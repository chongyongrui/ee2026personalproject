==> flow/design.v <==
module Oled_Display(clk, reset, frame_begin, sending_pixels,
  sample_pixel, pixel_index, pixel_data, cs, sdin, sclk, d_cn, resn, vccen,
  pmoden);
localparam Width = 96;
localparam Height = 64;
localparam PixelCount = Width * Height;
localparam PixelCountWidth = $clog2(PixelCount);
parameter ClkFreq = 6250000;  
input clk, reset;
output frame_begin, sending_pixels, sample_pixel;
output [PixelCountWidth-1:0] pixel_index;
input [15:0] pixel_data;
output cs, sdin, sclk, d_cn, resn, vccen, pmoden;
localparam FrameFreq = 60;
localparam FrameDiv = ClkFreq / FrameFreq;
localparam FrameDivWidth = $clog2(FrameDiv);
reg [FrameDivWidth-1:0] frame_counter;
assign frame_begin = frame_counter == 0;
localparam PowerDelay = 20;  
localparam ResetDelay = 3;  
localparam VccEnDelay = 20;  
localparam StartupCompleteDelay = 100;  
localparam MaxDelay = StartupCompleteDelay;
localparam MaxDelayCount = (ClkFreq * MaxDelay) / 1000;
reg [$clog2(MaxDelayCount)-1:0] delay;
localparam StateCount = 32;
localparam StateWidth = $clog2(StateCount);
localparam PowerUp = 5'b00000;
localparam Reset = 5'b00001;
localparam ReleaseReset = 5'b00011;
localparam EnableDriver = 5'b00010;
localparam DisplayOff = 5'b00110;
localparam SetRemapDisplayFormat = 5'b00111;
localparam SetStartLine = 5'b00101;
localparam SetOffset = 5'b00100;
localparam SetNormalDisplay = 5'b01100;
localparam SetMultiplexRatio = 5'b01101;
localparam SetMasterConfiguration = 5'b01111;
localparam DisablePowerSave = 5'b01110;
localparam SetPhaseAdjust = 5'b01010;
localparam SetDisplayClock = 5'b01011;
localparam SetSecondPrechargeA = 5'b01001;
localparam SetSecondPrechargeB = 5'b01000;
localparam SetSecondPrechargeC = 5'b11000;
localparam SetPrechargeLevel = 5'b11001;
localparam SetVCOMH = 5'b11011;
localparam SetMasterCurrent = 5'b11010;
localparam SetContrastA = 5'b11110;
localparam SetContrastB = 5'b11111;
localparam SetContrastC = 5'b11101;
localparam DisableScrolling = 5'b11100;
localparam ClearScreen = 5'b10100;
localparam VccEn = 5'b10101;
localparam DisplayOn = 5'b10111;
localparam PrepareNextFrame = 5'b10110;
localparam SetColAddress = 5'b10010;
localparam SetRowAddress = 5'b10011;
localparam WaitNextFrame = 5'b10001;
localparam SendPixel = 5'b10000;
assign sending_pixels = state == SendPixel;
assign resn = state != Reset;
assign d_cn = sending_pixels;
assign vccen = state == VccEn || state == DisplayOn ||
  state == PrepareNextFrame || state == SetColAddress ||
  state == SetRowAddress || state == WaitNextFrame || state == SendPixel;
assign pmoden = !reset;
reg [15:0] color;
reg [StateWidth-1:0] state;
wire [StateWidth-1:0] next_state = fsm_next_state(state, frame_begin, pixel_index);
function [StateWidth-1:0] fsm_next_state;
  input [StateWidth-1:0] state;
  input frame_begin;
  input [PixelCountWidth-1:0] pixels_remain;
  case (state)
    PowerUp: fsm_next_state = Reset;
    Reset: fsm_next_state = ReleaseReset;
    ReleaseReset: fsm_next_state = EnableDriver;
    EnableDriver: fsm_next_state = DisplayOff;
    DisplayOff: fsm_next_state = SetRemapDisplayFormat;
    SetRemapDisplayFormat: fsm_next_state = SetStartLine;
    SetStartLine: fsm_next_state = SetOffset;
    SetOffset: fsm_next_state = SetNormalDisplay;
    SetNormalDisplay: fsm_next_state = SetMultiplexRatio;
    SetMultiplexRatio: fsm_next_state = SetMasterConfiguration;
    SetMasterConfiguration: fsm_next_state = DisablePowerSave;
    DisablePowerSave: fsm_next_state = SetPhaseAdjust;
    SetPhaseAdjust: fsm_next_state = SetDisplayClock;
    SetDisplayClock: fsm_next_state = SetSecondPrechargeA;
    SetSecondPrechargeA: fsm_next_state = SetSecondPrechargeB;
    SetSecondPrechargeB: fsm_next_state = SetSecondPrechargeC;
    SetSecondPrechargeC: fsm_next_state = SetPrechargeLevel;
    SetPrechargeLevel: fsm_next_state = SetVCOMH;
    SetVCOMH: fsm_next_state = SetMasterCurrent;
    SetMasterCurrent: fsm_next_state = SetContrastA;
    SetContrastA: fsm_next_state = SetContrastB;
    SetContrastB: fsm_next_state = SetContrastC;
    SetContrastC: fsm_next_state = DisableScrolling;
    DisableScrolling: fsm_next_state = ClearScreen;
    ClearScreen: fsm_next_state = VccEn;
    VccEn: fsm_next_state = DisplayOn;
    DisplayOn: fsm_next_state = PrepareNextFrame;
    PrepareNextFrame: fsm_next_state = SetColAddress;
    SetColAddress: fsm_next_state = SetRowAddress;
    SetRowAddress: fsm_next_state = WaitNextFrame;
    WaitNextFrame: fsm_next_state = frame_begin ? SendPixel : WaitNextFrame;
    SendPixel: fsm_next_state = (pixel_index == PixelCount-1) ?
      PrepareNextFrame : SendPixel;
    default: fsm_next_state = PowerUp;
  endcase
endfunction
localparam SpiCommandMaxWidth = 40;
localparam SpiCommandBitCountWidth = $clog2(SpiCommandMaxWidth);
reg [SpiCommandBitCountWidth-1:0] spi_word_bit_count;
reg [SpiCommandMaxWidth-1:0] spi_word;
wire spi_busy = spi_word_bit_count != 0;
assign cs = !spi_busy;
assign sclk = clk | !spi_busy;
assign sdin = spi_word[SpiCommandMaxWidth-1] & spi_busy;
assign sample_pixel = (state == WaitNextFrame && frame_begin) ||
  (sending_pixels && frame_counter[3:0] == 0);
assign pixel_index = sending_pixels ?
  frame_counter[FrameDivWidth-1:$clog2(16)] : 0;
always @(negedge clk) begin
  if (reset) begin
    frame_counter <= 0;
    delay <= 0;
    state <= 0;
    spi_word <= 0;
    spi_word_bit_count <= 0;
  end else begin
    frame_counter <= (frame_counter == FrameDiv-1) ? 0 : frame_counter + 1;
    if (spi_word_bit_count > 1) begin
      spi_word_bit_count <= spi_word_bit_count - 1;
      spi_word <= {spi_word[SpiCommandMaxWidth-2:0], 1'b0};
    end else if (delay != 0) begin
      spi_word <= 0;
      spi_word_bit_count <= 0;
      delay <= delay - 1;
    end else begin
      state <= next_state;
      case (next_state)
        PowerUp: begin
          spi_word <= 0;
          spi_word_bit_count <= 0;
          delay <= (ClkFreq * PowerDelay) / 1000;
        end
        Reset: begin
          spi_word <= 0;
          spi_word_bit_count <= 0;
          delay <= (ClkFreq * ResetDelay) / 1000;
        end
        ReleaseReset: begin
          spi_word <= 0;
          spi_word_bit_count <= 0;
          delay <= (ClkFreq * ResetDelay) / 1000;
        end
        EnableDriver: begin
          spi_word <= {16'hFD12, {SpiCommandMaxWidth-16{1'b0}}};
          spi_word_bit_count <= 16;
          delay <= 1;
        end
        DisplayOff: begin
          spi_word <= {8'hAE, {SpiCommandMaxWidth-8{1'b0}}};
          spi_word_bit_count <= 8;
          delay <= 1;
        end
        SetRemapDisplayFormat: begin
          spi_word <= {16'hA072, {SpiCommandMaxWidth-16{1'b0}}};
          spi_word_bit_count <= 16;
          delay <= 1;
        end
        SetStartLine: begin
          spi_word <= {16'hA100, {SpiCommandMaxWidth-16{1'b0}}};
          spi_word_bit_count <= 16;
          delay <= 1;
        end
        SetOffset: begin
          spi_word <= {16'hA200, {SpiCommandMaxWidth-16{1'b0}}};
          spi_word_bit_count <= 16;
          delay <= 1;
        end
        SetNormalDisplay: begin
          spi_word <= {8'hA4, {SpiCommandMaxWidth-8{1'b0}}};
          spi_word_bit_count <= 8;
          delay <= 1;
        end
        SetMultiplexRatio: begin
          spi_word <= {16'hA83F, {SpiCommandMaxWidth-16{1'b0}}};
          spi_word_bit_count <= 16;
          delay <= 1;
        end
        SetMasterConfiguration: begin
          spi_word <= {16'hAD8E, {SpiCommandMaxWidth-16{1'b0}}};
          spi_word_bit_count <= 16;
          delay <= 1;
        end
        DisablePowerSave: begin
          spi_word <= {16'hB00B, {SpiCommandMaxWidth-16{1'b0}}};
          spi_word_bit_count <= 16;
          delay <= 1;
        end
        SetPhaseAdjust: begin
          spi_word <= {16'hB131, {SpiCommandMaxWidth-16{1'b0}}};
          spi_word_bit_count <= 16;
          delay <= 1;
        end
        SetDisplayClock: begin
          spi_word <= {16'hB3F0, {SpiCommandMaxWidth-16{1'b0}}};
          spi_word_bit_count <= 16;
          delay <= 1;
        end
        SetSecondPrechargeA: begin
          spi_word <= {16'h8A64, {SpiCommandMaxWidth-16{1'b0}}};
          spi_word_bit_count <= 16;
          delay <= 1;
        end
        SetSecondPrechargeB: begin
          spi_word <= {16'h8B78, {SpiCommandMaxWidth-16{1'b0}}};
          spi_word_bit_count <= 16;
          delay <= 1;
        end
        SetSecondPrechargeC: begin
          spi_word <= {16'h8C64, {SpiCommandMaxWidth-16{1'b0}}};
          spi_word_bit_count <= 16;
          delay <= 1;
        end
        SetPrechargeLevel: begin
          spi_word <= {16'hBB3A, {SpiCommandMaxWidth-16{1'b0}}};
          spi_word_bit_count <= 16;
          delay <= 1;
        end
        SetVCOMH: begin
          spi_word <= {16'hBE3E, {SpiCommandMaxWidth-16{1'b0}}};
          spi_word_bit_count <= 16;
          delay <= 1;
        end
        SetMasterCurrent: begin
          spi_word <= {16'h8706, {SpiCommandMaxWidth-16{1'b0}}};
          spi_word_bit_count <= 16;
          delay <= 1;
        end
        SetContrastA: begin
          spi_word <= {16'h8191, {SpiCommandMaxWidth-16{1'b0}}};
          spi_word_bit_count <= 16;
          delay <= 1;
        end
        SetContrastB: begin
          spi_word <= {16'h8250, {SpiCommandMaxWidth-16{1'b0}}};
          spi_word_bit_count <= 16;
          delay <= 1;
        end
        SetContrastC: begin
          spi_word <= {16'h837D, {SpiCommandMaxWidth-16{1'b0}}};
          spi_word_bit_count <= 16;
          delay <= 1;
        end
        DisableScrolling: begin
          spi_word <= {8'h25, {SpiCommandMaxWidth-8{1'b0}}};
          spi_word_bit_count <= 8;
          delay <= 1;
        end
        ClearScreen: begin
          spi_word <= {40'h2500005F3F, {SpiCommandMaxWidth-40{1'b0}}};
          spi_word_bit_count <= 40;
          delay <= 1;
        end
        VccEn: begin
          spi_word <= 0;
          spi_word_bit_count <= 0;
          delay <= (ClkFreq * VccEnDelay) / 1000;
        end
        DisplayOn: begin
          spi_word <= {8'hAF, {SpiCommandMaxWidth-8{1'b0}}};
          spi_word_bit_count <= 8;
          delay <= (ClkFreq * StartupCompleteDelay) / 1000;
        end
        PrepareNextFrame: begin
          spi_word <= 0;
          spi_word_bit_count <= 0;
          delay <= 1;
        end
        SetColAddress: begin
          spi_word <= {24'h15005F, {SpiCommandMaxWidth-24{1'b0}}};
          spi_word_bit_count <= 24;
          delay <= 1;
        end
        SetRowAddress: begin
          spi_word <= {24'h75003F, {SpiCommandMaxWidth-24{1'b0}}};
          spi_word_bit_count <= 24;
          delay <= 1;
        end
        WaitNextFrame: begin
          spi_word <= 0;
          spi_word_bit_count <= 0;
          delay <= 0;
        end
        SendPixel: begin
          spi_word <= {pixel_data, {SpiCommandMaxWidth-16{1'b0}}};
          spi_word_bit_count <= 16;
          delay <= 0;
        end
        default: begin
          spi_word <= 0;
          spi_word_bit_count <= 0;
          delay <= 0;
        end
      endcase
    end
  end
end
endmodule
From RTL to reports: Oled_Display
The steps from the RTL of Oled_Display to its reports follow in flow order.
Lines are those of the file above, counted from 1.
Operators: Yosys type, input widths -> output width; for muxes data width and select width s.
Library cell names are shortened.
Not given: -
Inputs
  design top: Oled_Display
  clock port: clk
  library: sky130hd
  timing corner: tt_025C_1v80

After elaboration
Source: Yosys, flattened and elaborated, memories not mapped. Widths are those after wreduce. Registers that Yosys merges into a memory's read port (data or address) are not register bits. Print and check cells do not count. Equal cells are merged and count once.
Storage and ports
  flip-flop bits (word level): 88
  word-level cells: 119
  output and inout bits: 23
  input port bits: 18
Operators by class
  equality and inequality tests: 65
  reduce/logical cells: 28
  $add $sub $neg: 3
  bitwise gates (word level): 4
  mux-type cells: 12
  $lt $le $gt $ge: 1
Operators with widths (number)
  $pmux 40 s27: 1
  $eq 5x5->1 const B: 32
  $pmux 5 s32: 1
  $pmux 20 s5: 1
  $eq 5x4->1 const B: 16
  $mux 40: 2
  $eq 5x3->1 const B: 8
  $pmux 6 s5: 1
  $reduce_or 25->1: 1
  $sub 20x1->20 const B: 1
  $reduce_bool 20->1: 1
  $eq 5x2->1 const B: 4
  $mux 20: 1
  $reduce_or 19->1: 1
  $add 17x1->17 const B: 1
  $eq 17x17->1 const B: 1
  $logic_not 17->1: 1
  $eq 13x13->1 const B: 1
  $mux 13: 1
  $mux 6: 2
  $reduce_or 2->1: 5
  $eq 5x1->1 const B: 2
  $logic_not 5->1: 2
  $logic_or 1x1->1: 7
  $sub 6x1->6 const B: 1
  $gt 6x1->1 const B: 1
  $reduce_bool 6->1: 1
  $reduce_or 6->1: 1
Other operator kinds: 12; their cells: 15.

Logic depth
Longest topological path by Yosys (ltp), each cell counted once; first at word level (registers and memories cut), then after technology mapping (sequential cells cut; the memories' decode and read muxes count).
Depth
  depth in word-level cells: 10
  ABC_AREA: 0
  mapped depth: 11
  gate-level depth less buffers: 9

After synthesis
The flow's flattened synthesis, as Yosys stat reports it; memories are mapped. The netlist is that of the ABC_AREA named above (0 if unset); the other value can give another one.
The area totals of this step are shown rounded.
Synthesis totals
  cell count: 771
  sequential area: 1760 sq um
  buffer cells: 56
  mapped flip-flops: 88
  mapped area: 5570 sq um
Cells by type
  dfxtp_1: number 88, total area 1761.69 sq um
  nand2_1: number 102, total area 382.867 sq um
  nor2_1: number 85, total area 319.056 sq um
  a21oi_1: number 57, total area 285.274 sq um
  o21ai_0: number 56, total area 280.269 sq um
  nand3_1: number 38, total area 190.182 sq um
  clkbuf_1: number 42, total area 157.651 sq um
  nor3_1: number 30, total area 150.144 sq um
  xnor2_1: number 17, total area 148.893 sq um
  xor2_1: number 16, total area 140.134 sq um
  nor4_1: number 21, total area 131.376 sq um
  and2_1: number 15, total area 93.84 sq um
  ha_1: number 6, total area 75.072 sq um
  and3_1: number 10, total area 62.56 sq um
  nand4_1: number 10, total area 62.56 sq um
  o22ai_1: number 10, total area 62.56 sq um
  or3_1: number 10, total area 62.56 sq um
  a22oi_1: number 8, total area 60.058 sq um
Not listed: further types 55, cells in them 150.

## Implementation results

Measured results for Oled_Display: 2 stored runs of the Yosys and OpenROAD flow on sky130hd. The settings differ; the order carries no meaning. The constraints put input and output delay at 20% of the set period each and load the outputs with 0.01 pF.
"power" rests on the timing tool's default activity at the inputs, not on a simulated workload.
Values from the reports are rounded here.
[record 1] settings: period_ns=5.24, CORE_UTILIZATION=22, SETUP_SLACK_MARGIN=-0.5, CORE_ASPECT_RATIO=0.51, CELL_PAD_IN_SITES_GLOBAL_PLACEMENT=0, ABC_AREA=0, GPL_TIMING_DRIVEN=0, CTS_CLUSTER_SIZE=24, CTS_CLUSTER_DIAMETER=96, SLEW_MARGIN=20, CAP_MARGIN=20, CORE_MARGIN=2
[record 1] result: chip area after synthesis (Yosys) 5570 sq um, die area 26700 sq um, standard-cell area of the final layout 7320 sq um, utilization 29.6 %, worst setup slack after layout -0.498 ns, total negative slack -17.3 ns, worst hold slack 0.407 ns, power 3.79 mW
[record 2] settings: period_ns=4.62, CORE_UTILIZATION=15, SETUP_SLACK_MARGIN=0.51, PLACE_DENSITY_LB_ADDON=0.3, CORE_ASPECT_RATIO=0.97, CORE_MARGIN=5, TNS_END_PERCENT=40, GPL_TIMING_DRIVEN=0, GPL_ROUTABILITY_DRIVEN=1, CTS_CLUSTER_SIZE=84, CTS_CLUSTER_DIAMETER=227, SLEW_MARGIN=0, CAP_MARGIN=20
[record 2] result: chip area after synthesis (Yosys) 5570 sq um, die area 41100 sq um, standard-cell area of the final layout 9150 sq um, utilization 24.9 %, worst setup slack after layout -0.562 ns, total negative slack -8.56 ns, worst hold slack 0.411 ns, power 5.28 mW
